==> flow/design.v <==
module intpol2_D4_sub_sync #(
    parameter  DATAPATH_WIDTH  = 32,
    parameter  N_bits     =  2                    
)(
    input                                      clk, rstn, en,
    input       signed [DATAPATH_WIDTH+N_bits-1:0] A,
    input       signed [DATAPATH_WIDTH+N_bits-1:0] B,
    output reg  signed [DATAPATH_WIDTH+N_bits-1:0] C
);
always @(posedge clk or negedge rstn) begin
	 if(!rstn)begin
		 C = {DATAPATH_WIDTH+N_bits{1'b0}};
	 end
	 else begin
         if(en)
		    C = (A - B);
	 end
end
endmodule
Tool chain data of intpol2_D4_sub_sync
The steps from the RTL of intpol2_D4_sub_sync to its reports follow in flow order.
Line numbers count from 1 in the design file above.
Library cell names are shortened.
{ "setup": {"top_module": "intpol2_D4_sub_sync", "clock_port": "clk", "cell_library": "sky130hd", "lib_corner": "tt_025C_1v80"} }

Elaborated design
Counts by Yosys on the flattened word-level netlist (proc, flatten, opt, wreduce; memories kept). Register bits leave out memories and registers merged into their read ports (data or address); mux counts leave out enables and synchronous resets folded into registers. Print and check cells are left out. Cells with the same type and inputs are merged into one.
{ "word_totals": {"register_bits": 34, "latch_bits": 0, "ramBits": 0, "mem_bits_ro": 0, "clocked_rd_ports_x_width": 0, "memories": 0, "inputBits": 71, "out_inout_bits": 34, "elab_cells": 2} }
{ "classes": {"n_addsub": 1, "mul": 0, "div_mod_pow": 0, "compare": 0, "eq_ne": 0, "shifts": 0, "mux": 0, "logic": 0, "reduce_logical": 0} }
{ "op_table": {"columns": ["cell", "n"], "rows": [
  ["subtractor 34 bit", 1]
]} }

Longest topological paths
Yosys ltp: most cells in a row. Word level: on the elaborated netlist, between registers, memories and ports. Mapped: between sequential cells and ports; inverters and the memories' decode and read muxes count.
{ "logic_depth": {"ltp_word": 1, "abc_area": 0, "ltp_mapped": 12, "mapped_depth_nobuf": 12} }

Netlist
Source: synth_stat.txt of the flow (Yosys; design flattened, memories mapped). It holds for the ABC_AREA given above (unset counts as 0); a run with the other value may have another netlist.
Totals and module areas in this step are rounded.
{ "types": {"columns": ["cell_type", "n"], "rows": [
  ["dfrtp_1", 34],
  ["ha_1", 33],
  ["mux2_2", 26],
  ["a21oi_1", 52],
  ["xnor2_1", 24],
  ["inv_1", 44],
  ["o21ai_0", 24],
  ["nand2_1", 30],
  ["nand4_1", 13],
  ["nor2_1", 16],
  ["a21o_1", 7],
  ["xor2_1", 6],
  ["clkbuf_1", 13],
  ["nand2b_1", 6],
  ["o21a_1", 5],
  ["nand3_1", 6],
  ["nor3_1", 6],
  ["o31a_1", 3]
]} }
Not listed: further types 29, cells in them 42.
{ "synth_totals": {"stdcells": 390, "mapped_area_um2": 3200, "sequential_area_um2": 850, "flip_flops": 34, "n_buf": 17} }

Path before layout
Path of least setup slack by OpenSTA after synthesis, without wires, with an ideal clock, recovery checks aside; 20% of the period is set as input and as output delay. Where synthesis merged equal registers, the netlist keeps one of their names.
{ "synth_path": {"path_type": "input to register", "from": "input A[0]", "to": "register C[26]", "clock_period_ps": 5360, "input_delay_ps": 1072, "launch_ps": 1072, "arrival_ps": 3088, "required_time_ps": 5235, "setup_slack_ps": 2147, "delay_ps": 2141, "driving_pins": 12, "n_path_buf": 0, "synth_period_reached_ps": 3213} }
"delay_ps" is the arrival time less input delay plus setup time.
"driving_pins": output pins that drive a net of the path, with the launching flip-flop's if there is one; two outputs of one cell count as two.
"synth_period_reached_ps" = period - worst setup slack (recovery checks aside). The figure is calculated, with input and output delays left at 20% of the set period.
The rows between start and end are the longest chain of elaborated cells between them; the timing report does not say that the signal goes this way. Where chains are equally long, one stands for them.
Each line given opens the expression or statement behind the cell; cells for indexed reads and writes are added by Yosys, which also makes memories of some case tables.
{ "synth_between": {"cell_sequence": "inv_1 -> ha_1 -> inv_1 -> fa_1 -> a21o_1 -> a221oi_2 -> o31a_1 -> o31a_1 -> nor4_1 -> nor3_1 -> xnor2_1 -> mux2_2", "elab_chain_len": 1} }
{ "synth_rtl": {"columns": ["element", "line_no", "rtl"], "rows": [
  ["start: declaration", 6, "input       signed [DATAPATH_WIDTH+N_bits-1:0] A,"],
  ["subtractor 34 bit", 16, "C = (A - B);"],
  ["end: assignment", 12, "C = {DATAPATH_WIDTH+N_bits{1'b0}};"],
  ["end: assignment", 16, null],
  ["end: declaration", 8, "output reg  signed [DATAPATH_WIDTH+N_bits-1:0] C"]
]} }

Timing after layout
From the final timing report of run A: the path of least setup slack in the routed layout; clock arrival at registers is part of the times.
The report prints the path's times to 10 ps; the period is as set.
{ "layout_path": {"path_type": "input to register", "from": "input A[6]", "to": "register C[26]", "clock_period_ps": 2780, "input_delay_ps": 560, "launch_ps": 560, "arrival_ps": 2850, "required_time_ps": 2970, "setup_slack_ps": 120, "driving_pins": 11, "n_path_buf": 2} }
The rows between start and end are the longest chain of elaborated cells between them; the timing report does not say that the signal goes this way. Where chains are equally long, one stands for them.
{ "layout_between": {"cell_sequence": "clkdlybuf4s50_1 -> ha_4 -> buf_4 -> a211o_1 -> a21oi_2 -> o31a_1 -> o31a_1 -> nor4_2 -> nor3_2 -> xnor2_1 -> mux2_4", "elab_chain_len": 1} }
{ "layout_rtl": {"columns": ["element", "line_no", "rtl"], "rows": [
  ["start: declaration", 6, "input       signed [DATAPATH_WIDTH+N_bits-1:0] A,"],
  ["subtractor 34 bit", 16, "C = (A - B);"],
  ["end: assignment", 12, "C = {DATAPATH_WIDTH+N_bits{1'b0}};"],
  ["end: assignment", 16, null],
  ["end: declaration", 8, "output reg  signed [DATAPATH_WIDTH+N_bits-1:0] C"]
]} }

Measured results for intpol2_D4_sub_sync: 2 stored runs of the Yosys and OpenROAD flow on sky130hd. The settings differ; the order carries no meaning. The constraints put input and output delay at 20% of the set period each and load the outputs with 0.01 pF.
By "power_total_mw" is meant OpenSTA's value without simulated activity: inputs other than the clock are taken to toggle once in ten clock periods, and the tool carries that through the logic.
Measured values are rounded.
[
  {
    "run": "run A",
    "settings": { "period_ns": 2.78, "SETUP_SLACK_MARGIN": 0.1, "CAP_MARGIN": 20, "CORE_MARGIN": 2, "CORE_UTILIZATION": 40, "SLEW_MARGIN": 20 },
    "results": { "yosys.chip_area_um2": 3200, "die_area_um2": 8800, "final_util_frac": 0.74, "setup_worst_slack_ps": 120, "total_negative_slack_ps": 0, "power_total_mw": 2.6 }
  },
  {
    "run": "run B",
    "settings": { "period_ns": 2.61, "CORE_UTILIZATION": 51, "SETUP_SLACK_MARGIN": 0.14, "PLACE_DENSITY_LB_ADDON": 0.16, "CELL_PAD_IN_SITES_DETAIL_PLACEMENT": 2, "GPL_TIMING_DRIVEN": 0, "GPL_ROUTABILITY_DRIVEN": 1, "CTS_CLUSTER_SIZE": 40, "CAP_MARGIN": 35, "MAX_ROUTING_LAYER": "met5", "CORE_MARGIN": 2, "SLEW_MARGIN": 20 },
    "outcome": "stopped before the end: placement reported DPL-0033"
  }
]
